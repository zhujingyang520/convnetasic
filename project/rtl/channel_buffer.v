==> flow/design.v <==
module channel_buffer #(
  parameter                           BIT_WIDTH = 8,         
  parameter                           BUFFER_DEPTH = 8,      
  parameter                           NUM_CHANNEL = 3        
) (
  input wire                          clk,                   
  input wire                          rst,                   
  input wire                          prev_layer_valid,      
  output wire                         prev_layer_rdy,        
  input wire  [NUM_CHANNEL*BIT_WIDTH-1:0]
                                      prev_layer_data,       
  input wire                          next_layer_rdy,        
  output wire                         next_layer_valid,      
  output wire [NUM_CHANNEL*BIT_WIDTH-1:0]
                                      next_layer_data        
);
generate
if (BUFFER_DEPTH == 0) begin: genblk0
  assign next_layer_valid = prev_layer_valid;
  assign prev_layer_rdy   = next_layer_rdy;
  assign next_layer_data  = prev_layer_data;
end else begin: genblk1
  reg fifo_write_en, fifo_read_en;
  reg [NUM_CHANNEL*BIT_WIDTH-1:0] fifo_write_data;
  wire [NUM_CHANNEL*BIT_WIDTH-1:0] fifo_read_data;
  wire fifo_empty, fifo_full;
  localparam  TX_IDLE         = 1'b0,
              TX_WAIT_FOR_RDY = 1'b1;
  reg next_layer_valid_reg, next_layer_valid_next;
  reg [NUM_CHANNEL*BIT_WIDTH-1:0] next_layer_data_reg, next_layer_data_next;
  reg state_reg, state_next;
  wire fifo_bypass = (state_reg == TX_IDLE && next_layer_rdy);
  fifo_sync #(
    .BIT_WIDTH            (NUM_CHANNEL*BIT_WIDTH),   
    .FIFO_DEPTH           (BUFFER_DEPTH)             
  ) fifo_sync_inst (
    .clk                  (clk),                     
    .rst                  (rst),                     
    .read_en              (fifo_read_en),            
    .read_data            (fifo_read_data),          
    .write_en             (fifo_write_en),           
    .write_data           (fifo_write_data),         
    .fifo_empty           (fifo_empty),              
    .fifo_full            (fifo_full)                
  );
  assign prev_layer_rdy   = (fifo_full == 1'b0);
  always @ (*) begin
    if (!fifo_full && prev_layer_valid && !fifo_bypass) begin
      fifo_write_en       = 1'b1;
      fifo_write_data     = prev_layer_data;
    end else begin
      fifo_write_en       = 1'b0;
      fifo_write_data     = {(NUM_CHANNEL*BIT_WIDTH){1'b0}};
    end
  end
  always @ (posedge clk or posedge rst) begin
    if (rst == 1'b1) begin
      state_reg             <= TX_IDLE;
      next_layer_valid_reg  <= 1'b0;
    end else begin
      state_reg             <= state_next;
      next_layer_valid_reg  <= next_layer_valid_next;
    end
  end
  always @ (posedge clk) begin
    next_layer_data_reg   <= next_layer_data_next;
  end
  always @ (*) begin
    state_next            = state_reg;
    next_layer_valid_next = next_layer_valid_reg;
    next_layer_data_next  = next_layer_data_reg;
    fifo_read_en          = 1'b0;
    case (state_reg)
      TX_IDLE: begin
        if (~fifo_empty) begin
          fifo_read_en          = 1'b1;
          next_layer_valid_next = 1'b1;
          next_layer_data_next  = fifo_read_data;
          state_next            = TX_WAIT_FOR_RDY;
        end
      end
      TX_WAIT_FOR_RDY: begin
        if (next_layer_rdy) begin
          next_layer_valid_next = 1'b0;
          if (fifo_empty) begin
            state_next    = TX_IDLE;
          end else begin
            state_next    = TX_WAIT_FOR_RDY;
            fifo_read_en  = 1'b1;
            next_layer_valid_next = 1'b1;
            next_layer_data_next  = fifo_read_data;
          end
        end
      end
    endcase
  end
  assign next_layer_data = fifo_bypass ? prev_layer_data : next_layer_data_reg;
  assign next_layer_valid = fifo_bypass ? prev_layer_valid : next_layer_valid_reg;
end
endgenerate
endmodule
module fifo_sync #(
  parameter                     BIT_WIDTH = 8,         
  parameter                     FIFO_DEPTH = 8         
) (
  input wire                    clk,                   
  input wire                    rst,                   
  input wire                    read_en,               
  output wire [BIT_WIDTH-1:0]   read_data,             
  input wire                    write_en,              
  input wire  [BIT_WIDTH-1:0]   write_data,            
  output wire                   fifo_empty,            
  output wire                   fifo_full              
);
function integer clog2(input integer n);
  integer i;
  begin
    clog2 = 0;
    for (i = n - 1; i > 0; i = i >> 1) begin
      clog2 = clog2 + 1;
    end
  end
endfunction
function integer ceil_div(input integer a, input integer b);
  integer i;
  begin
    ceil_div = 1;
    for (i = b; i < a; i = i + b) begin
      ceil_div = ceil_div + 1;
    end
  end
endfunction
localparam ADDR_WIDTH = clog2(FIFO_DEPTH);
reg [ADDR_WIDTH-1:0] read_ptr_reg, read_ptr_next;
reg [ADDR_WIDTH-1:0] write_ptr_reg, write_ptr_next;
wire [ADDR_WIDTH-1:0] read_ptr_increment;
wire [ADDR_WIDTH-1:0] write_ptr_increment;
reg [BIT_WIDTH-1:0] fifo_mem [FIFO_DEPTH-1:0];
reg fifo_full_reg, fifo_full_next;
reg fifo_empty_reg, fifo_empty_next;
assign read_ptr_increment = (read_ptr_reg == FIFO_DEPTH-1) ? {ADDR_WIDTH{1'b0}} :
  read_ptr_reg + 1;
assign write_ptr_increment = (write_ptr_reg == FIFO_DEPTH-1) ? {ADDR_WIDTH{1'b0}} :
  write_ptr_reg + 1;
always @ (posedge clk or posedge rst) begin
  if (rst) begin
    read_ptr_reg      <= {ADDR_WIDTH{1'b0}};
    write_ptr_reg     <= {ADDR_WIDTH{1'b0}};
    fifo_full_reg     <= 1'b0;
    fifo_empty_reg    <= 1'b1;
  end else begin
    read_ptr_reg      <= read_ptr_next;
    write_ptr_reg     <= write_ptr_next;
    fifo_full_reg     <= fifo_full_next;
    fifo_empty_reg    <= fifo_empty_next;
  end
end
always @ (posedge clk) begin
  if (~fifo_full_reg && write_en) begin
    fifo_mem[write_ptr_reg]   <= write_data;
  end
end
assign read_data = (fifo_empty_reg == 1'b1 || read_en == 1'b0) ? {BIT_WIDTH{1'b0}} :
                    fifo_mem[read_ptr_reg];
always @ (*) begin
  read_ptr_next   = read_ptr_reg;
  write_ptr_next  = write_ptr_reg;
  fifo_full_next  = fifo_full_reg;
  fifo_empty_next = fifo_empty_reg;
  case ({read_en, write_en})
    2'b00: begin
    end
    2'b01: begin
      if (fifo_full_reg == 1'b0) begin
        write_ptr_next  = write_ptr_increment;
        fifo_empty_next = 1'b0;
        if (write_ptr_increment == read_ptr_reg) begin
          fifo_full_next = 1'b1;
        end
      end
    end
    2'b10: begin
      if (fifo_empty_reg == 1'b0) begin
        read_ptr_next   = read_ptr_increment;
        fifo_full_next  = 1'b0;
        if (read_ptr_increment == write_ptr_reg) begin
          fifo_empty_next = 1'b1;
        end
      end
    end
    2'b11: begin
      read_ptr_next   = read_ptr_increment;
      write_ptr_next  = write_ptr_increment;
    end
  endcase
end
assign fifo_empty = fifo_empty_reg;
assign fifo_full = fifo_full_reg;
endmodule
# Step by step through the tools: channel_buffer
# What the tools print for channel_buffer, step after step.
# Line numbers count from 1 in the design file above.
# Cell names lack the library's common part.
# Not given: -
dict set report inputs {
  top {channel_buffer}
  clk_port {clk}
  library {sky130hd}
  lib_corner {tt_025C_1v80}
}

# Elaborated design
# Yosys after proc, flatten, opt, wreduce and memory -nomap, before mapping. Memory bits, and registers merged into a memory's read port (data or address), are not among the register bits. Print and check cells are not counted. Equal cells are merged and count once.
# Yosys's memory passes give these memory sizes; they may raise the number of words (mostly to a power of two), join words into wider ones and drop unused or constant bits.
dict set report op_classes {
  add_sub_neg 2
  n_eq 11
  muxes 33
  logic 6
  reduce_logical 16
}
# cell count
set ops {}
lappend ops {{two-way mux 24 bit} 6}
lappend ops {{parallel mux 24 bit (select 2 bit)} 1}
lappend ops {{two-way mux 3 bit} 5}
lappend ops {{two-way mux 1 bit} 14}
lappend ops {{parallel mux 3 bit (select 2 bit)} 2}
lappend ops {{AND reduction 2 bit} 5}
lappend ops {{parallel mux 1 bit (select 2 bit)} 5}
lappend ops {{!= test 2 bit (second input constant)} 4}
lappend ops {{NOT 1 bit} 6}
lappend ops {{OR reduction 2 bit} 3}
lappend ops {{adder 3 x 1 -> 3 bit (second input constant)} 2}
lappend ops {{== test 3 bit} 2}
lappend ops {{== test 3 bit (second input constant)} 2}
lappend ops {{logical AND 1 bit} 4}
lappend ops {{== test 2 bit (second input constant)} 2}
lappend ops {{logical NOT 1 bit} 2}
lappend ops {{== test 2 x 1 -> 1 bit (second input constant)} 1}
lappend ops {{logical NOT 2 bit} 1}
lappend ops {{logical OR 1 bit} 1}
dict set report word_totals {
  reg_bits 34
  mem_bits_rw 192
  n_memories 1
  input_bits 28
  wordCells 76
}
# name words width read_ports write_ports line
set memory_table {}
lappend memory_table {genblk1.fifo_sync_inst.fifo_mem 8 24 1 1 138} ;# reg [BIT_WIDTH-1:0] fifo_mem [FIFO_DEPTH-1:0];

# Logic depth
# Yosys ltp: most cells in a row. Word level: on the elaborated netlist, between registers, memories and ports. Mapped: between sequential cells and ports; inverters and the memories' decode and read muxes count.
dict set report depth {
  ltp_word 9
  ABC_AREA 0
  ltp_mapped 9
}

# Mapped cells and area
# The flow's flattened synthesis, as Yosys stat reports it; memories are mapped. The netlist is that of the ABC_AREA named above (0 if unset); the other value can give another one.
dict set report mapped {
  cells 430
  synth_area_mm2 0.0090674
  ff_cells 226
  buffers 26
}
# cell_type count
set types {}
lappend types {edfxtp_1 216}
lappend types {mux4_2 46}
lappend types {mux2_2 31}
lappend types {dfrtp_1 9}
lappend types {a22o_1 24}
lappend types {and2_1 24}
lappend types {ha_1 7}
lappend types {buf_6 6}
lappend types {mux4_1 2}
lappend types {buf_2 9}
lappend types {xnor2_1 4}
lappend types {clkbuf_1 9}
lappend types {dfstp_2 1}
lappend types {nor4b_1 3}
lappend types {inv_1 6}
lappend types {xor2_1 2}
lappend types {a211oi_1 2}
lappend types {a21oi_1 3}
# Other cell types: 15; their cells: 26.
# The figures by module come from a second, unflattened synthesis with its own total; it is not the netlist above.
dict set report hier_totals {
  cells_unflattened 435
  area_unflattened_mm2 0.0091763
}
# Rows give one instance, submodules left out.
# mod instances cells area_mm2 mod_seq_area_mm2
set by_module {}
lappend by_module {fifo_sync 1 344 0.0078575 0.005967}
lappend by_module {channel_buffer 1 91 0.0013188 0.0007707}

# Timing after synthesis
# Source: OpenSTA report_checks on the synthesized netlist (no wires, ideal clock, input and output delay 20% of the period each), path of least setup slack; recovery checks are left aside. Register names are those of the netlist, which keeps one name where synthesis merged equal registers.
dict set report synth_path {
  path_type {input to register}
  from {input next_layer_rdy}
  to {memory genblk1.fifo_sync_inst.fifo_mem[2][0]}
  tclk_ns 5.75
  in_delay_ns 1.150
  launch_ns 1.150
  arrival_time_ns 4.310
  required_ns 5.275
  slack_ns 0.965
  path_delay_ns 3.635
  path_stages 6
  path_buffers 2
  period_less_setup_slack_ns 4.785
}
# "path_delay_ns" = arrival - input delay + setup time.
# "path_stages": output pins that drive a net of the path, with the launching flip-flop's if there is one; two outputs of one cell count as two.
# "period_less_setup_slack_ns" = period - worst setup slack (recovery checks aside). The figure is calculated, with input and output delays left at 20% of the set period.
# Between the ends stands the longest chain of elaborated cells between them, by number of cells; it is not shown to be the way that was timed. Of several equally long chains one is given.
# A line is the first line of the expression or statement that the cell stems from. Yosys adds cells for indexed reads and writes and turns some case tables into memories.
# Only ways into the end's enable, where the timed path ends, are counted here.
dict set report synth_between {
  path_cell_list {nand2b_1 buf_4 and3_1 buf_6 inv_4 nor4b_1}
  elab_chain_cells 6
  cells_between 7
  lines_between 3
  cone_classes {3 x mux; 4 x reduce/logical}
}
# element line
set synth_lines {}
lappend synth_lines {{from (decl)} 12} ;# input wire                          next_layer_rdy,
lappend synth_lines {{logical AND 1 bit} 32} ;# wire fifo_bypass = (state_reg == TX_IDLE && next_layer_rdy);
lappend synth_lines {{logical NOT 1 bit} 48} ;# if (!fifo_full && prev_layer_valid && !fifo_bypass) begin
lappend synth_lines {{logical AND 1 bit} 48}
lappend synth_lines {{two-way mux 1 bit} 48}
lappend synth_lines {{logical AND 1 bit} 159} ;# if (~fifo_full_reg && write_en) begin
lappend synth_lines {{two-way mux 3 bit} 159}
lappend synth_lines {{to (decl)} 138} ;# reg [BIT_WIDTH-1:0] fifo_mem [FIFO_DEPTH-1:0];

# Path in the finished layout
# Path of least setup slack in the final report of job 1 (OpenROAD, finished layout, wires in). Where an end is a register, its clock arrival counts in the times.
dict set report layout_path {
  path_type {input to output}
  from {input next_layer_rdy}
  to {output next_layer_data[11]}
  tclk_ns 4.38
  in_delay_ns 0.88
  out_delay_ns 0.88
  launch_ns 0.88
  arrival_time_ns 2.59
  required_ns 3.50
  slack_ns 0.91
  path_stages 5
  path_buffers 3
}
# Between the ends stands the longest chain of elaborated cells between them, by number of cells; it is not shown to be the way that was timed. Of several equally long chains one is given.
dict set report layout_between {
  path_cell_list {clkdlybuf4s50_1 nand2b_1 buf_4 mux2_2 clkdlybuf4s50_1}
  elab_chain_cells 2
  cells_between 2
  lines_between 2
  cone_classes {1 x mux; 1 x reduce/logical}
}
# element line
set layout_lines {}
lappend layout_lines {{from (decl)} 12} ;# input wire                          next_layer_rdy,
lappend layout_lines {{logical AND 1 bit} 32} ;# wire fifo_bypass = (state_reg == TX_IDLE && next_layer_rdy);
lappend layout_lines {{two-way mux 24 bit} 97} ;# assign next_layer_data = fifo_bypass ? prev_layer_data : next_layer_data_reg;
lappend layout_lines {{to (decl)} 15} ;# next_layer_data

--- measured runs ---
Design channel_buffer on sky130hd. What follows are 2 stored runs of the flow, each under its own settings; their order means nothing. The constraints put input and output delay at 20% of the set period each and load the outputs with 0.01 pF.
By "achieved_period_ns" is meant the clock period of the run minus its worst setup slack. This is arithmetic on one report: input and output delays are still those of the set period (20% each).
"worst_setup_path_time_ns" = time allowed to the worst setup path (clock period - input delay - output delay, where it has them) - its slack; a late launch clock adds to it, a late capture clock takes from it.
"total_power_uw" rests on the timing tool's default activity at the inputs, not on a simulated workload.

[flow] job 1: files
==> flow/run.sh <==
#!/bin/bash
# the make line also repeats the synthesis and layout settings of config.mk as NAME=value (left out here)
make -C /OpenROAD-flow-scripts/flow DESIGN_CONFIG=/design/flow/config.mk WORK_HOME=/design/flow/orfs CLKGATE_MAP_FILE= finish
==> flow/config.mk <==
export PLATFORM = sky130hd
export DESIGN_NAME = channel_buffer
export DESIGN_NICKNAME = channel_buffer
export VERILOG_FILES = /design/flow/design.v
export SDC_FILE = /design/flow/constraint.sdc
export NUM_CORES = 4
export LEC_CHECK = 0
export CAP_MARGIN = 40
export CELL_PAD_IN_SITES_DETAIL_PLACEMENT = 1
export CORE_MARGIN = 2
export CORE_UTILIZATION = 46
export CTS_CLUSTER_SIZE = 72
export MIN_ROUTING_LAYER = met2
export PLACE_DENSITY = 0.74
export SLEW_MARGIN = 20
export TNS_END_PERCENT = 75
==> flow/constraint.sdc <==
create_clock -name core_clock -period 4.38 [get_ports {clk}]
set_input_delay 0.8760 -clock core_clock [delete_from_list [all_inputs] [get_ports {clk}]]
set_output_delay 0.8760 -clock core_clock [all_outputs]
set_load 0.01 [all_outputs]

[flow] job 1: metrics
[metrics] ys_area_mm2 = 0.0090674
[metrics] design_die_area_mm2 = 0.0208514
[metrics] post_route_stdcell_area_mm2 = 0.0107553
[metrics] utilization_pct = 55.4
[metrics] setup_ws_ns = 0.909
[metrics] setup_tns_ns = 0.000
[metrics] ws_hold_ns = 0.462
[metrics] total_power_uw = 7141
[metrics] achieved_period_ns = 3.471
[metrics] worst_setup_path_time_ns = 1.72
[metrics] worst_setup_path_type = input to output

[flow] job 2: files
==> flow/run.sh <==
#!/bin/bash
# the make line also repeats the synthesis and layout settings of config.mk as NAME=value (left out here)
make -C /OpenROAD-flow-scripts/flow DESIGN_CONFIG=/design/flow/config.mk WORK_HOME=/design/flow/orfs CLKGATE_MAP_FILE= finish
==> flow/config.mk <==
export PLATFORM = sky130hd
export DESIGN_NAME = channel_buffer
export DESIGN_NICKNAME = channel_buffer
export VERILOG_FILES = /design/flow/design.v
export SDC_FILE = /design/flow/constraint.sdc
export NUM_CORES = 4
export LEC_CHECK = 0
export CAP_MARGIN = 20
export CORE_MARGIN = 7
export CORE_UTILIZATION = 28
export CTS_CLUSTER_DIAMETER = 210
export GPL_TIMING_DRIVEN = 1
export MAX_ROUTING_LAYER = met5
export PLACE_DENSITY_LB_ADDON = 0.12
export SLEW_MARGIN = 20
export TNS_END_PERCENT = 15
==> flow/constraint.sdc <==
create_clock -name core_clock -period 5.15 [get_ports {clk}]
set_input_delay 1.0300 -clock core_clock [delete_from_list [all_inputs] [get_ports {clk}]]
set_output_delay 1.0300 -clock core_clock [all_outputs]
set_load 0.01 [all_outputs]

[flow] job 2: metrics
[metrics] ys_area_mm2 = 0.0090674
[metrics] design_die_area_mm2 = 0.0376185
[metrics] post_route_stdcell_area_mm2 = 0.010978
[metrics] utilization_pct = 34.6
[metrics] setup_ws_ns = 1.033
[metrics] setup_tns_ns = 0.000
[metrics] ws_hold_ns = 0.471
[metrics] total_power_uw = 6085
[metrics] achieved_period_ns = 4.117
[metrics] worst_setup_path_time_ns = 2.06
[metrics] worst_setup_path_type = input to output
--- end ---
