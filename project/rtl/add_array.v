==> flow/design.v <==
module add_array #(
  parameter                       Kh = 3,          
  parameter                       Kw = 3,
  parameter                       Pin = 2,         
  parameter                       Pout = 1,        
  parameter                       BIT_WIDTH = 8,   
  parameter                       PIPELINE_STAGE = 1
) (
  input wire                      clk,             
  input wire                      rst,             
  input wire                      add_array_en,    
  input wire  [Pout*Pin*Kh*Kw*BIT_WIDTH-1:0]
                                  mult_array_data, 
  output reg                      add_array_valid, 
  output reg  [Pout*BIT_WIDTH-1:0]add_array_data   
);
genvar i;
wire [Pout*BIT_WIDTH-1:0] merge_result;
reg [PIPELINE_STAGE-1:0] add_array_valid_pipeline;
reg [Pout*BIT_WIDTH-1:0] add_array_data_pipeline [PIPELINE_STAGE-1:0];
generate
  for (i = 0; i < Pout; i = i + 1) begin: merge_network_inst_i
    merge_network #(
      .NUM_INPUTS                 (Pin*Kh*Kw),
      .BIT_WIDTH                  (BIT_WIDTH)
    ) merge_network_inst (
      .in_data                    (mult_array_data[i*Pin*Kh*Kw*BIT_WIDTH+:Pin*Kh*Kw*BIT_WIDTH]),
      .merge_result               (merge_result[i*BIT_WIDTH+:BIT_WIDTH])
    );
  end
endgenerate
generate
  for (i = 0; i < PIPELINE_STAGE; i = i + 1) begin: add_array_valid_i
    if (i == 0) begin
      always @(posedge clk or posedge rst) begin
        if (rst) begin
          add_array_valid_pipeline[i] <= 1'b0;
        end else begin
          add_array_valid_pipeline[i] <= add_array_en;
        end
      end
    end else begin
      always @ (posedge clk) begin
        if (rst) begin
          add_array_valid_pipeline[i] <= 1'b0;
        end else begin
          add_array_valid_pipeline[i] <= add_array_valid_pipeline[i-1];
        end
      end
    end
  end
endgenerate
generate
  for (i = 0; i < PIPELINE_STAGE; i = i + 1) begin: add_array_data_i
    if (i == 0) begin
      always @ (posedge clk) begin
        if (add_array_en) begin
          add_array_data_pipeline[i]  <= merge_result;
        end
      end
    end else begin
      always @ (posedge clk) begin
        if (add_array_valid_pipeline[i-1]) begin
          add_array_data_pipeline[i]  <= add_array_data_pipeline[i-1];
        end
      end
    end
  end
endgenerate
always @(*) begin
  add_array_valid = add_array_valid_pipeline[PIPELINE_STAGE-1];
  add_array_data = add_array_data_pipeline[PIPELINE_STAGE-1];
end
endmodule
module merge_network #(
  parameter                       NUM_INPUTS = 18,    
  parameter                       BIT_WIDTH = 8      
) (
  input wire  [NUM_INPUTS*BIT_WIDTH-1:0]
                                  in_data,           
  output reg  [BIT_WIDTH-1:0]     merge_result       
);
integer i;
always @(*) begin
  merge_result    = {BIT_WIDTH{1'b0}};
  for (i = 0; i < NUM_INPUTS; i = i + 1) begin
    merge_result  = merge_result + in_data[i*BIT_WIDTH+:BIT_WIDTH];
  end
end
endmodule
From RTL to reports: add_array
What the tools print for add_array, step after step.
Line numbers count from 1 in the design file above.
Operators: Yosys type, input widths -> output width; for muxes data width and select width s.
Library cell names are shortened.
{ "design": {"top": "add_array", "clock_port": "clk", "lib": "sky130hd", "lib_corner": "tt_025C_1v80"} }

After elaboration
Yosys after proc, flatten, opt, wreduce and memory -nomap, before mapping. Enables and synchronous resets that opt folds into registers are not counted as muxes. Print and check cells are not counted. Equal cells are merged and count once.
{ "word_totals": {"regBits": 9, "input_bits": 147, "out_inout_bits": 9, "elab_cells": 19} }
{ "classes": {"addsub": 17} }
{ "op_table": {"columns": ["op", "n"], "rows": [
  ["$add 8x8->8", 17]
]} }

Depth
Longest topological path by Yosys (ltp), each cell counted once; first at word level (registers and memories cut), then after technology mapping (sequential cells cut; the memories' decode and read muxes count).
{ "depth": {"word_depth": 17, "ABC_AREA": 0, "ltp_mapped": 18, "mapped_depth_nobuf": 18} }

After synthesis
The flow's flattened synthesis, as Yosys stat reports it; memories are mapped. The netlist is that of the ABC_AREA named above (0 if unset); the other value can give another one.
{ "synth_totals": {"stdcells": 292, "yosys_area_um2": 3273.1, "seqArea_um2": 265.3, "flip_flops": 9, "n_buf": 0} }
{ "types": {"columns": ["cell_type", "n", "type_area_um2"], "rows": [
  ["fa_1", 99, 1.98E+03],
  ["inv_1", 129, 484.214],
  ["xnor2_1", 28, 245.235],
  ["edfxtp_1", 8, 240.23],
  ["ha_1", 13, 162.656],
  ["xnor3_1", 2, 45.043],
  ["xor2_1", 4, 35.034],
  ["dfrtp_1", 1, 25.024],
  ["xnor2_2", 1, 16.266],
  ["a21oi_1", 3, 15.014],
  ["a21o_1", 1, 7.507],
  ["nor2_1", 2, 7.507],
  ["o21bai_1", 1, 7.507]
]} }
By module: a second synthesis without flattening, with its own total; a netlist apart from the flattened one above.
{ "unflattened": {"cells_unflattened": 292, "hier_area_um2": 3273.1} }
Rows give one instance, submodules left out.
{ "by_module": {"columns": ["mod", "n_inst", "n_cells", "mod_area_um2", "mod_seq_area_um2"], "rows": [
  ["merge_network", 1, 282, 3004.1, 0.0],
  ["add_array", 1, 10, 269.0, 265.3]
]} }

Worst setup path after synthesis
OpenSTA on the mapped netlist: ideal clock, no wires. The path of least setup slack (recovery checks aside). Input and output delay are each 20% of the period. Register names are those of the netlist, which keeps one name where synthesis merged equal registers.
{ "synth_path": {"path_kind": "in2reg", "from": "input port mult_array_data[99]", "to": "register add_array_data_pipeline[0][7]", "tclk_ns": 5.78, "input_delay_ns": 1.156, "setup_time_ns": 0.268, "t_first_pin_ns": 1.156, "arrival_time_ns": 5.488, "required_time_ns": 5.512, "path_slack_ns": 0.024, "path_delay_ns": 4.600, "path_stages": 16, "n_path_buf": 0, "synth_period_reached_ns": 5.756} }
"path_delay_ns" is the arrival time less input delay plus setup time.
"path_stages" counts driving pins, that of a launching flip-flop among them; a cell with two outputs on the path counts twice.
"synth_period_reached_ns" is the clock period less the worst setup slack; recovery checks do not enter. This is arithmetic on one report: input and output delays are still those of the set period (20% each).
Between the ends stands the longest chain of elaborated cells between them, by number of cells; it is not shown to be the way that was timed. Of several equally long chains one is given.
Each line given opens the expression or statement behind the cell; cells for indexed reads and writes are added by Yosys, which also makes memories of some case tables.
{ "synth_via": {"path_cell_list": "inv_1 fa_1 fa_1 inv_1 fa_1 fa_1 fa_1 inv_1 fa_1 inv_1 ha_1 a21o_1 a21oi_1 o21bai_1 a21oi_1 xnor3_1", "elab_chain_len": 6, "cone_cells": 6, "lines_between": 1, "cone_classes": "add/sub (6)"} }
{ "synth_rtl": {"columns": ["item", "line_no", "rtl"], "rows": [
  ["from (decl)", 13, "mult_array_data,"],
  ["$add 8x8->8 (6 in a row)", 87, "merge_result  = merge_result + in_data[i*BIT_WIDTH+:BIT_WIDTH];"],
  ["to (assign)", 58, "add_array_data_pipeline[i]  <= merge_result;"],
  ["to (decl)", 20, "reg [Pout*BIT_WIDTH-1:0] add_array_data_pipeline [PIPELINE_STAGE-1:0];"]
]} }

Worst path after layout
From the final timing report of run 1: the path of least setup slack in the routed layout; clock arrival at registers is part of the times.
{ "layout_path": {"path_kind": "in2reg", "from": "input port mult_array_data[99]", "to": "register add_array_data_pipeline[0][7]", "tclk_ns": 7.11, "input_delay_ns": 1.42, "setup_time_ns": 0.26, "t_first_pin_ns": 1.42, "arrival_time_ns": 6.38, "required_time_ns": 7.08, "path_slack_ns": 0.70, "path_stages": 17, "n_path_buf": 1} }
Between the ends stands the longest chain of elaborated cells between them, by number of cells; it is not shown to be the way that was timed. Of several equally long chains one is given.
{ "layout_via": {"path_cell_list": "clkdlybuf4s50_1 inv_1 fa_1 fa_1 inv_1 fa_1 fa_1 fa_1 inv_1 fa_1 inv_1 ha_1 a21o_1 a21oi_1 o21bai_1 a21oi_1 xnor3_1", "elab_chain_len": 6, "cone_cells": 6, "lines_between": 1, "cone_classes": "add/sub (6)"} }
{ "layout_rtl": {"columns": ["item", "line_no", "rtl"], "rows": [
  ["from (decl)", 13, "mult_array_data,"],
  ["$add 8x8->8 (6 in a row)", 87, "merge_result  = merge_result + in_data[i*BIT_WIDTH+:BIT_WIDTH];"],
  ["to (assign)", 58, "add_array_data_pipeline[i]  <= merge_result;"],
  ["to (decl)", 20, "reg [Pout*BIT_WIDTH-1:0] add_array_data_pipeline [PIPELINE_STAGE-1:0];"]
]} }

Module add_array, platform sky130hd: 2 stored runs of the flow (Yosys, OpenROAD) with differing settings, in no particular order. Input and output delays are each 20% of the period that was set; the output load is 0.01 pF.
"period_reached_ns" = clock period - worst setup slack. The figure is calculated, with input and output delays left at 20% of the set period.
By "worst_path_allowed_less_slack_ns" is meant the share of the clock period that the worst setup path is allowed (20% is reserved at inputs, 20% at outputs), minus its slack. Clock arrival times at its registers enter into it.
"power_uw": no workload was simulated; the value follows from the tool's default switching activity.

Run 1
==> flow/run.sh <==
#!/bin/bash
# the make line also repeats the synthesis and layout settings of config.mk as NAME=value (left out here)
make -C /OpenROAD-flow-scripts/flow DESIGN_CONFIG=/design/flow/config.mk WORK_HOME=/design/flow/orfs CLKGATE_MAP_FILE= finish
==> flow/config.mk <==
export PLATFORM = sky130hd
export DESIGN_NAME = add_array
export DESIGN_NICKNAME = add_array
export VERILOG_FILES = /design/flow/design.v
export SDC_FILE = /design/flow/constraint.sdc
export NUM_CORES = 4
export LEC_CHECK = 0
export CAP_MARGIN = 20
export CORE_MARGIN = 2
export CORE_UTILIZATION = 40
export SETUP_SLACK_MARGIN = -0.57
export SLEW_MARGIN = 20
==> flow/constraint.sdc <==
create_clock -name core_clock -period 7.11 [get_ports {clk}]
set_input_delay 1.4220 -clock core_clock [delete_from_list [all_inputs] [get_ports {clk}]]
set_output_delay 1.4220 -clock core_clock [all_outputs]
set_load 0.01 [all_outputs]

==> results of run 1, as JSON <==
{
  "synth_chip_area_um2": 3273.1,
  "die_footprint_um2": 8922.7,
  "final_cell_area_um2": 4997.3,
  "finalUtil_pct": 63.7,
  "worstSetupSlack_ns": 0.700,
  "setupTns_ns": 0.000,
  "power_uw": 2510,
  "period_reached_ns": 6.410,
  "worst_path_allowed_less_slack_ns": 4.99,
  "timing.worst_path_kind": "in2reg"
}

Run 2
==> flow/run.sh <==
#!/bin/bash
# the make line also repeats the synthesis and layout settings of config.mk as NAME=value (left out here)
make -C /OpenROAD-flow-scripts/flow DESIGN_CONFIG=/design/flow/config.mk WORK_HOME=/design/flow/orfs CLKGATE_MAP_FILE= finish
==> flow/config.mk <==
export PLATFORM = sky130hd
export DESIGN_NAME = add_array
export DESIGN_NICKNAME = add_array
export VERILOG_FILES = /design/flow/design.v
export SDC_FILE = /design/flow/constraint.sdc
export NUM_CORES = 4
export LEC_CHECK = 0
export ABC_AREA = 1
export CAP_MARGIN = 10
export CORE_ASPECT_RATIO = 0.61
export CORE_MARGIN = 2
export CORE_UTILIZATION = 32
export HOLD_SLACK_MARGIN = 0.19
export MAX_ROUTING_LAYER = met4
export PLACE_DENSITY_LB_ADDON = 0.27
export SETUP_SLACK_MARGIN = 0.07
export SLEW_MARGIN = 15
export TNS_END_PERCENT = 85
==> flow/constraint.sdc <==
create_clock -name core_clock -period 4.26 [get_ports {clk}]
set_input_delay 0.8520 -clock core_clock [delete_from_list [all_inputs] [get_ports {clk}]]
set_output_delay 0.8520 -clock core_clock [all_outputs]
set_load 0.01 [all_outputs]

==> results of run 2, as JSON <==
{
  "synth_chip_area_um2": 3517.1,
  "die_footprint_um2": 11871.2,
  "final_cell_area_um2": 5395.2,
  "finalUtil_pct": 51.1,
  "worstSetupSlack_ns": -0.846,
  "setupTns_ns": -3.246,
  "power_uw": 6044,
  "period_reached_ns": 5.106,
  "worst_path_allowed_less_slack_ns": 4.25,
  "timing.worst_path_kind": "in2reg"
}
