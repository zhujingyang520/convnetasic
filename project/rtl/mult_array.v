==> flow/design.v <==
module mult_array #(
  parameter                       Kh = 3,          
  parameter                       Kw = 3,
  parameter                       Pin = 2,         
  parameter                       Pout = 1,        
  parameter                       BIT_WIDTH = 8,   
  parameter                       PIPELINE_STAGE = 1
) (
  input wire                      clk,             
  input wire                      rst,             
  input wire                      mult_array_en,   
  input wire  [Pin*Kh*Kw*BIT_WIDTH-1:0]
                                  feat_map_in,     
  input wire  [Pout*Pin*Kh*Kw*BIT_WIDTH-1:0]
                                  kernel_in,       
  output reg                      mult_array_valid,  
  output reg  [Pout*Pin*Kh*Kw*BIT_WIDTH-1:0]
                                  mult_array_data  
);
genvar i, j, k, l;
wire [2*BIT_WIDTH-1:0] multiplier_result [Pout-1:0][Pin-1:0][Kh-1:0][Kw-1:0];
wire [Pout*Pin*Kh*Kw*BIT_WIDTH-1:0] multiplier_trunc;
reg [PIPELINE_STAGE-1:0] mult_array_valid_pipeline;
reg [Pout*Pin*Kh*Kw*BIT_WIDTH-1:0] mult_array_data_pipeline [PIPELINE_STAGE-1:0];
generate
  for (i = 0; i < Pout; i = i + 1) begin: multiplier_inst_i
    for (j = 0; j < Pin; j = j + 1) begin: multiplier_inst_j
      for (k = 0; k < Kh; k = k + 1) begin: multiplier_inst_k
        for (l = 0; l < Kw; l = l + 1) begin: multiplier_inst_l
          multiplier #(.BIT_WIDTH(BIT_WIDTH)) multiplier_inst (
            .a      (feat_map_in[(j*Kh*Kw+k*Kw+l)*BIT_WIDTH +: BIT_WIDTH]),
            .b      (kernel_in[(i*Pin*Kh*Kw+j*Kh*Kw+k*Kw+l)*BIT_WIDTH +: BIT_WIDTH]),
            .result (multiplier_result[i][j][k][l])   
          );
        end
      end
    end
  end
endgenerate
generate
  for (i = 0; i < Pout; i = i + 1) begin: multiplier_trunc_i
    for (j = 0; j < Pin; j = j + 1) begin: multiplier_trunc_j
      for (k = 0; k < Kh; k = k + 1) begin: multiplier_trunc_k
        for (l = 0; l < Kw; l = l + 1) begin: multiplier_trunc_l
          assign multiplier_trunc[(i*Pin*Kh*Kw+j*Kh*Kw+k*Kw+l)*BIT_WIDTH+:BIT_WIDTH] =
            multiplier_result[i][j][k][l][BIT_WIDTH-1:0];
        end
      end
    end
  end
endgenerate
generate
  for (i = 0; i < PIPELINE_STAGE; i = i + 1) begin: mult_array_valid_i
    if (i == 0) begin
      always @(posedge clk or posedge rst) begin
        if (rst) begin
          mult_array_valid_pipeline[i]  <= 1'b0;
        end else begin
          mult_array_valid_pipeline[i]  <= mult_array_en;
        end
      end
    end else begin
      always @(posedge clk or posedge rst) begin
        if (rst) begin
          mult_array_valid_pipeline[i]  <= 1'b0;
        end else begin
          mult_array_valid_pipeline[i]  <= mult_array_valid_pipeline[i-1];
        end
      end
    end
  end
endgenerate
generate
  for (i = 0; i < PIPELINE_STAGE; i = i + 1) begin: mult_array_data_i
    if (i == 0) begin
      always @ (posedge clk) begin
        if (mult_array_en) begin
          mult_array_data_pipeline[i]   <= multiplier_trunc;
        end
      end
    end else begin
      always @ (posedge clk) begin
        if (mult_array_valid_pipeline[i-1]) begin
          mult_array_data_pipeline[i]   <= mult_array_data_pipeline[i-1];
        end
      end
    end
  end
endgenerate
always @(*) begin
  mult_array_valid = mult_array_valid_pipeline[PIPELINE_STAGE-1];
  mult_array_data = mult_array_data_pipeline[PIPELINE_STAGE-1];
end
endmodule
module multiplier #(parameter BIT_WIDTH = 8) (
  input wire signed   [BIT_WIDTH-1:0]       a,       
  input wire signed   [BIT_WIDTH-1:0]       b,
  output wire signed  [2*BIT_WIDTH-1:0]     result   
);
assign result = (a == {BIT_WIDTH{1'b0}} || b == {BIT_WIDTH{1'b0}}) ?
  {(2*BIT_WIDTH){1'b0}} : a * b;
endmodule
# ---- Step by step through the tools: mult_array
# Tool output for the design above, in the order of the flow.
# Lines are those of the file above, counted from 1.
# Operators carry their Yosys type and port widths (W data, S select, Z words).
# Cell names lack the library's common part.
# The mark - stands for no value.
dict set report setup {
  top_module {mult_array}
  clock_port {clk}
  cell_library {sky130hd}
  corner {tt_025C_1v80}
}

# ---- Word-level counts
# Yosys after proc, flatten, opt, wreduce and memory -nomap, before mapping. Enables and synchronous resets that opt folds into registers are not counted as muxes. Print and check cells are not counted. Equal cells are merged and count once.
dict set report bits {
  register_bits 145
  input_bits 291
  out_inout_bits 145
  wordCells 91
}
dict set report classes {
  mul 18
  n_reduce_logical 54
}
# op count
set op_table {}
lappend op_table {{$mul A8 B8 Y8} 18}
lappend op_table {{$logic_not A8 Y1} 36}
lappend op_table {{$logic_or A1 B1 Y1} 18}

# ---- Longest topological paths
# Longest topological path by Yosys (ltp), each cell counted once; first at word level (registers and memories cut), then after technology mapping (sequential cells cut; the memories' decode and read muxes count).
dict set report logic_depth {
  word_depth 2
  abc_area 0
  mapped_depth 14
}

# ---- Mapped cells and area
# The flow's flattened synthesis, as Yosys stat reports it; memories are mapped. The netlist is that of the ABC_AREA named above (0 if unset); the other value can give another one.
# The area totals of this step are shown rounded.
# type count
set by_type {}
lappend by_type {edfxtp_1 144}
lappend by_type {fa_1 216}
lappend by_type {ha_1 288}
lappend by_type {and2_1 387}
lappend by_type {inv_1 399}
lappend by_type {xnor2_1 146}
lappend by_type {nand2_1 315}
lappend by_type {xnor3_1 41}
lappend by_type {xor2_1 55}
lappend by_type {nor4_1 72}
lappend by_type {and3_1 67}
lappend by_type {a21o_1 36}
lappend by_type {nor2_1 59}
lappend by_type {a21oi_1 36}
lappend by_type {xnor2_2 5}
lappend by_type {dfrtp_1 1}
dict set report synth_totals {
  stdcells 2267
  area_um2 22000
  sequential_area_um2 4300
  ffs 145
  buffers 0
}
# The figures by module come from a second, unflattened synthesis with its own total; it is not the netlist above.
dict set report hier_totals {
  hier_cells 4970
  hier_area_um2 45000
}
# Each row is one instance without its submodules.
# mod n_inst n_cells area_um2 mod_seq_area_um2
set by_module {}
lappend by_module {{multiplier (BIT_WIDTH=8)} 18 268 2200 0.0}
lappend by_module {mult_array 1 146 4400 4300}

# ---- Timing after synthesis
# Source: OpenSTA report_checks on the synthesized netlist (no wires, ideal clock, input and output delay 20% of the period each), path of least setup slack; recovery checks are left aside. Register names are those of the netlist, which keeps one name where synthesis merged equal registers.
dict set report synth_path {
  path_kind {input port to flip-flop}
  start {input port kernel_in[76]}
  end {register mult_array_data_pipeline[0][79]}
  period_ps 4360
  setup_time_ps 254
  launch_ps 872
  arrival_time_ps 3989
  setup_slack_ps 117
  path_delay_ps 3371
  driving_pins 12
  n_path_buf 0
  synth_period_reached_ps 4243
}
# "path_delay_ps" is the arrival time less input delay plus setup time.
# "driving_pins": output pins that drive a net of the path, with the launching flip-flop's if there is one; two outputs of one cell count as two.
# "synth_period_reached_ps" is the clock period less the worst setup slack; recovery checks do not enter. This is arithmetic on one report: input and output delays are still those of the set period (20% each).
# The rows between start and end are the longest chain of elaborated cells between them; the timing report does not say that the signal goes this way. Where chains are equally long, one stands for them.
# Each line given opens the expression or statement behind the cell; cells for indexed reads and writes are added by Yosys, which also makes memories of some case tables.
dict set report synth_between {
  path_cell_list {and2_1 fa_1 inv_1 fa_1 fa_1 fa_1 inv_1 ha_1 a21oi_1 xnor3_1 xnor3_1 nor2_1}
  elab_chain_len 2
  cells_between 3
  cone_lines 2
  cone_classes {1 x mul; 2 x reduce/logical}
}
# element line_no
set synth_rtl {}
lappend synth_rtl {{start, declared} 15} ;# kernel_in,
lappend synth_rtl {{$logic_not A8 Y1} 100} ;# assign result = (a == {BIT_WIDTH{1'b0}} || b == {BIT_WIDTH{1'b0}}) ?
lappend synth_rtl {{$logic_or A1 B1 Y1} 100}
lappend synth_rtl {{end, assigned} 78} ;# mult_array_data_pipeline[i]   <= multiplier_trunc;
lappend synth_rtl {{end, declared} 24} ;# reg [Pout*Pin*Kh*Kw*BIT_WIDTH-1:0] mult_array_data_pipeline [PIPELINE_STAGE-1:0];

# ---- Path in the finished layout
# Path of least setup slack in the final report of job 1 (OpenROAD, finished layout, wires in). Where an end is a register, its clock arrival counts in the times.
# The path's times are printed in steps of 10 ps; the period is the one set.
dict set report layout_path {
  path_kind {input port to flip-flop}
  start {input port kernel_in[122]}
  end {register mult_array_data_pipeline[0][127]}
  period_ps 5740
  setup_time_ps 240
  launch_ps 1150
  arrival_time_ps 5210
  setup_slack_ps 770
  driving_pins 13
  n_path_buf 1
}
# The rows between start and end are the longest chain of elaborated cells between them; the timing report does not say that the signal goes this way. Where chains are equally long, one stands for them.
dict set report layout_between {
  path_cell_list {clkdlybuf4s50_1 nand2_1 fa_1 fa_1 inv_1 fa_1 inv_1 fa_1 xor2_1 xnor3_1 xnor3_1 xnor3_1 nor2_1}
  elab_chain_len 2
  cells_between 3
  cone_lines 2
  cone_classes {1 x mul; 2 x reduce/logical}
}
# element line_no
set layout_rtl {}
lappend layout_rtl {{start, declared} 15} ;# kernel_in,
lappend layout_rtl {{$logic_not A8 Y1} 100} ;# assign result = (a == {BIT_WIDTH{1'b0}} || b == {BIT_WIDTH{1'b0}}) ?
lappend layout_rtl {{$logic_or A1 B1 Y1} 100}
lappend layout_rtl {{end, assigned} 78} ;# mult_array_data_pipeline[i]   <= multiplier_trunc;
lappend layout_rtl {{end, declared} 24} ;# reg [Pout*Pin*Kh*Kw*BIT_WIDTH-1:0] mult_array_data_pipeline [PIPELINE_STAGE-1:0];

# Measured data: module mult_array, platform sky130hd, 2 stored runs of the flow under differing settings, order arbitrary. Input and output delays are each 20% of the period that was set; the output load is 0.01 pF.
# "period_less_ws_ps" is the run's clock period less its worst setup slack. It is reckoned from that one timing run; input and output delays stay at 20% of the period that was set.
# "worst_path_ps" means the part of the period allowed to the worst setup path (the constraints hold back 20% at inputs and 20% at outputs) less its slack; where the path has registers, the arrival times of their clocks count too.
# "design_power_uw": no workload was simulated; the value follows from the tool's default switching activity.
# "worst_path_ps" is known to 10 ps.
# Values from the reports are rounded here.
run="job 1" settings period_ns=5.74 CAP_MARGIN=20 CORE_MARGIN=2 CORE_UTILIZATION=40 SLEW_MARGIN=20
run="job 1" results yosys.chip_area_um2=22000 period_less_ws_ps=4965 layout_utilization_pct=52 worst_path_ps=3820 worst_path_kind="input port to flip-flop" die_um2=56000 setup_worst_slack_ps=770 final_stdcell_area_um2=28000 design_power_uw=7000 timing.setup.tns_ps=0
run="job 2" settings period_ns=7.02 CORE_UTILIZATION=32 SETUP_SLACK_MARGIN=0.72 PLACE_DENSITY=0.74 GPL_ROUTABILITY_DRIVEN=1 CTS_CLUSTER_DIAMETER=221 MIN_ROUTING_LAYER="met2" MAX_ROUTING_LAYER="met5" CAP_MARGIN=20 CORE_MARGIN=2 SLEW_MARGIN=20
run="job 2" results yosys.chip_area_um2=22000 period_less_ws_ps=5242 layout_utilization_pct=41 worst_path_ps=3840 worst_path_kind="input port to flip-flop" die_um2=70000 setup_worst_slack_ps=1800 final_stdcell_area_um2=28000 design_power_uw=5700 timing.setup.tns_ps=0
